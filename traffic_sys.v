==> flow/design.v <==
module Traffic_sys(north_light,west_light,south_light,east_light,clk,reset);
   output reg [2:0] north_light,west_light,south_light,east_light; 
   input      clk;
   input      reset;
   reg [2:0] state;
   parameter [2:0] north=3'b000, north_yellow=3'b001, west=3'b010, west_yellow=3'b011, 
   east=3'b100, east_yellow=3'b101, south=3'b110, south_yellow=3'b111;
   reg [3:0] count;
   always @(posedge clk, posedge reset)
     begin
        if (reset)
            begin
                state=north;
                count =3'b0000;
            end
        else
            begin
                case (state)
                north :
                    begin
                        if (count==4'b1111)
                            begin
                            count=4'b0000;
                            state=north_yellow;
                            end
                        else
                            begin
                            count=count+4'b0001;
                            state=north;
                            end
                    end
                north_yellow :
                    begin
                        if (count==4'b0011)
                            begin
                            count=4'b0000;
                            state=west;
                            end
                        else
                            begin
                            count=count+4'b0001;
                            state=north_yellow;
                        end
                    end
               south :
                    begin
                        if (count==4'b1111)
                            begin
                            count=4'b0000;
                            state=south_yellow;
                            end
                        else
                            begin
                            count=count+4'b0001;
                            state=south;
                        end
                    end
            south_yellow :
                begin
                    if (count==4'b0011)
                        begin
                        count=4'b0000;
                        state=east;
                        end
                    else
                        begin
                        count=count+4'b0001;
                        state=south_yellow;
                        end
                    end
            east :
                begin
                    if (count==4'b1111)
                        begin
                        count=4'b0000;
                        state=east_yellow;
                        end
                    else
                        begin
                        count=count+4'b0001;
                        state=east;
                        end
                    end
            east_yellow :
                begin
                    if (count==4'b0011)
                        begin
                        count=4'b0000;
                        state=north;
                        end
                    else
                        begin
                        count=count+4'b0001;
                        state=east_yellow;
                        end
                    end
            west :
                begin
                    if (count==4'b1111)
                        begin
                        state=west_yellow;
                        count=4'b0000;
                        end
                    else
                        begin
                        count=count+4'b0001;
                        state=west;
                        end
                    end
            west_yellow :
                begin
                    if (count==4'b0011)
                        begin
                        state=south;
                        count=3'b0000;
                        end
                    else
                        begin
                        count=count+4'b0001;
                        state=west_yellow;
                        end
                    end
            endcase  
        end  
    end 
always @(state)
     begin
         case (state)
            north:
                begin
                    north_light = 3'b001;
                    south_light = 3'b100;
                    east_light = 3'b100;
                    west_light = 3'b100;
                end 
            north_yellow :
                begin
                    north_light = 3'b010;
                    south_light = 3'b100;
                    east_light = 3'b100;
                    west_light = 3'b100;
                end 
            south :
                begin
                    north_light = 3'b100;
                    south_light = 3'b001;
                    east_light = 3'b100;
                    west_light = 3'b100;
                end 
            south_yellow :
                begin
                    north_light = 3'b100;
                    south_light = 3'b010;
                    east_light = 3'b100;
                    west_light = 3'b100;
                end 
            west :
                begin
                    north_light = 3'b100;
                    south_light = 3'b100;
                    east_light = 3'b100;
                    west_light = 3'b001;
                end 
            west_yellow :
                begin
                    north_light = 3'b100;
                    south_light = 3'b100;
                    east_light = 3'b100;
                    west_light = 3'b010;
                end 
            east :
                begin
                    north_light = 3'b100;
                    south_light = 3'b100;
                    east_light = 3'b001;
                    west_light = 3'b100;
                end 
            east_yellow :
                begin
                    north_light = 3'b100;
                    south_light = 3'b100;
                    east_light = 3'b010;
                    west_light = 3'b100;
                end 
            endcase 
     end 
endmodule
# Step by step through the tools: Traffic_sys
# What the tools print for Traffic_sys, step after step.
# Line numbers count from 1 in the design file above.
# Cell names lack the library's common part.
# Not given: --
dict set report setup {
  top {Traffic_sys}
  clock {clk}
  cell_library {sky130hd}
  pvt_corner {tt_025C_1v80}
}

# Elaborated design
# Source: Yosys, flattened and elaborated, memories not mapped. Widths are those after wreduce; folded enables and synchronous resets count as part of the registers. Registers that Yosys merges into a memory's read port (data or address) are not register bits. Print and check cells do not count.
# Memory sizes are those after Yosys's memory passes, which may raise the word count (mostly to a power of two), join words into wider ones and drop unused or constant bits.
dict set report op_classes {
  add_sub_neg 1
  eq_ne 9
  muxes 12
  reduce_logical 3
}
# cell n
set op_table {}
lappend op_table {{3-bit parallel mux with 8-bit select} 1}
lappend op_table {{3-bit == test with constant B} 4}
lappend op_table {{4-bit OR reduction} 2}
lappend op_table {{4-bit parallel mux with 2-bit select} 1}
lappend op_table {{4-bit 2-to-1 mux} 2}
lappend op_table {{3-bit by 2-bit == test with 1-bit output with constant B} 2}
lappend op_table {{3-bit 2-to-1 mux} 2}
lappend op_table {{4-bit by 1-bit adder with 4-bit output with constant B} 1}
lappend op_table {{4-bit by 2-bit == test with 1-bit output with constant B} 1}
lappend op_table {{4-bit == test with constant B} 1}
lappend op_table {{2-bit 2-to-1 mux} 2}
lappend op_table {{1-bit 2-to-1 mux} 4}
lappend op_table {{3-bit by 1-bit == test with 1-bit output with constant B} 1}
lappend op_table {{3-bit logical NOT} 1}
dict set report bits {
  ff_bits 7
  mem_bits_ro 96
  memories 1
  inputBits 2
  out_inout_bits 12
  elab_cells 28
}
# memory words word_bits rd wr line
set mem_list {}
lappend mem_list {{(no name shown)} 8 12 1 0 128} ;# case (state)

# Depth
# Depth = most cells in a row (Yosys ltp): at word level without a register or memory, in the mapped netlist without a sequential cell, where the memories' decode and read muxes count.
dict set report depth {
  depth_word 3
  ABC_AREA 0
  ltp_mapped 5
  mapped_depth_nobuf 5
}

# After synthesis
# Source: synth_stat.txt of the flow (Yosys; design flattened, memories mapped). It holds for the ABC_AREA given above (unset counts as 0); a run with the other value may have another netlist.
dict set report synth_totals {
  cells 57
  synth_area_um2 528.0
  seq_area_um2 175.2
  ff_cells 7
}
# type n type_area_um2
set by_type {}
lappend by_type {dfrtp_1 7 175.168}
lappend by_type {ha_1 6 75.072}
lappend by_type {inv_1 8 30.029}
lappend by_type {nand4bb_4 1 27.526}
lappend by_type {nand2b_1 4 25.024}
lappend by_type {and3_1 3 18.768}
lappend by_type {nand2_1 4 15.014}
lappend by_type {buf_6 1 11.261}
lappend by_type {mux2_2 1 11.261}
lappend by_type {nor2_1 3 11.261}
lappend by_type {a21oi_1 2 10.01}
lappend by_type {mux2i_1 1 10.01}
lappend by_type {nor3_1 2 10.01}
lappend by_type {o21ai_0 2 10.01}
lappend by_type {a221oi_1 1 8.758}
lappend by_type {a22o_1 1 8.758}
lappend by_type {a31o_1 1 8.758}
lappend by_type {a21boi_0 1 7.507}
# Other cell types: 8; their cells: 8.

# Timing after synthesis
# OpenSTA on the mapped netlist: ideal clock, no wires. The path of least setup slack (recovery checks aside). Input and output delay are each 20% of the period. Register names are those of the netlist, which keeps one name where synthesis merged equal registers.
dict set report synth_timing {
  path_type {register -> register}
  from {reg state[1]}
  to {reg state[0]}
  period_ps 2020
  setup_ps 155
  launch_ps 0
  arrival_time_ps 1421
  t_required_ps 1865
  path_slack_ps 445
  path_delay_ps 1576
  path_stages 6
  path_buffers 0
  period_less_setup_slack_ps 1575
}
# "path_delay_ps" = arrival - input delay + setup time.
# "path_stages" counts driving pins, that of a launching flip-flop among them; a cell with two outputs on the path counts twice.
# "period_less_setup_slack_ps" = period - worst setup slack (recovery checks aside). The figure is calculated, with input and output delays left at 20% of the set period.
# Between the ends stands the longest chain of elaborated cells between them, by number of cells; it is not shown to be the way that was timed. Of several equally long chains one is given.
# A line is the first line of the expression or statement that the cell stems from. Yosys adds cells for indexed reads and writes and turns some case tables into memories.
# At most two assigning lines are given for a register; there are more.
dict set report synth_via {
  cell_sequence {dfrtp_1 inv_1 ha_1 or2_2 o21ai_0 a221oi_1}
  elab_chain_cells 2
  cells_between 9
}
# item line
set synth_lines {}
lappend synth_lines {{start, declared} 5} ;# reg [2:0] state;
lappend synth_lines {{start, assigned} 13} ;# state=north;
lappend synth_lines {{start, assigned} 24} ;# state=north_yellow;
lappend synth_lines {{3-bit by 2-bit == test with 1-bit output} 18} ;# case (state)
lappend synth_lines {{3-bit parallel mux with 8-bit select} 18}
lappend synth_lines {{end, assigned} 13}
lappend synth_lines {{end, assigned} 24}
lappend synth_lines {{end, declared} 5}

# Path in the finished layout
# From the final timing report of run B: the path of least setup slack in the routed layout; clock arrival at registers is part of the times.
# The report prints the path's times to 10 ps; the period is as set.
dict set report layout_timing {
  path_type {register -> output}
  from {reg state[1]}
  to {out east_light[2]}
  period_ps 2330
  output_delay_ps 470
  launch_ps 240
  arrival_time_ps 1680
  t_required_ps 1860
  path_slack_ps 190
  path_stages 5
  path_buffers 1
}
# Between the ends stands the longest chain of elaborated cells between them, by number of cells; it is not shown to be the way that was timed. Of several equally long chains one is given.
# A memory read counts as a cell of the chain, while the word-level depth stops at memories.
# At most two assigning lines are given for a register; there are more.
dict set report layout_via {
  cell_sequence {dfrtp_1 inv_1 ha_1 inv_1 clkdlybuf4s50_1}
  elab_chain_cells 1
  cells_between 1
}
# item line
set layout_lines {}
lappend layout_lines {{start, declared} 5} ;# reg [2:0] state;
lappend layout_lines {{start, assigned} 13} ;# state=north;
lappend layout_lines {{start, assigned} 24} ;# state=north_yellow;
lappend layout_lines {{memory read 8 x 12 bit} 128} ;# case (state)
lappend layout_lines {{end, declared} 2} ;# output reg [2:0] north_light,west_light,south_light,east_light;

# 2 stored runs of Traffic_sys in the flow (synthesis by Yosys, layout by OpenROAD, sky130hd cells), in arbitrary order. Constraints: input delay and output delay 20% of the set period each, output load 0.01 pF.
# "achievedPeriod_ps": clock period set for the run, less the worst setup slack. It is reckoned from that one timing run; input and output delays stay at 20% of the period that was set.
# "worst_path_time_ps" means the part of the period allowed to the worst setup path (the constraints hold back 20% at inputs and 20% at outputs) less its slack; where the path has registers, the arrival times of their clocks count too.
# "power.total_mw" rests on the timing tool's default activity at the inputs, not on a simulated workload.
# "worst_path_time_ps" is given in steps of 10 ps.
run="run A" settings period_ns=1.58 CORE_UTILIZATION=60 SETUP_SLACK_MARGIN=-0.07 PLACE_DENSITY=0.7 CELL_PAD_IN_SITES_DETAIL_PLACEMENT=1 CTS_CLUSTER_SIZE=28 CAP_MARGIN=10 SLEW_MARGIN=20 CORE_MARGIN=2
run="run A" outcome="no final report: floorplanning broke off with PDN-0185"
run="run B" settings period_ns=2.33 CORE_UTILIZATION=46 PLACE_DENSITY=0.58 HOLD_SLACK_MARGIN=-0.01 CORE_MARGIN=7 CELL_PAD_IN_SITES_GLOBAL_PLACEMENT=1 CELL_PAD_IN_SITES_DETAIL_PLACEMENT=1 TNS_END_PERCENT=60 CAP_MARGIN=5 SLEW_MARGIN=25
run="run B" results die_area_um2=2292.5 synth_area_um2=528.0 final_cell_area_um2=683.2 achievedPeriod_ps=2141 setup_tns_ps=0 worst_path_time_ps=1680 critical_path_type="register -> output" final_util_pct=63.2 power.total_mw=0.2254 worstSetupSlack_ps=189
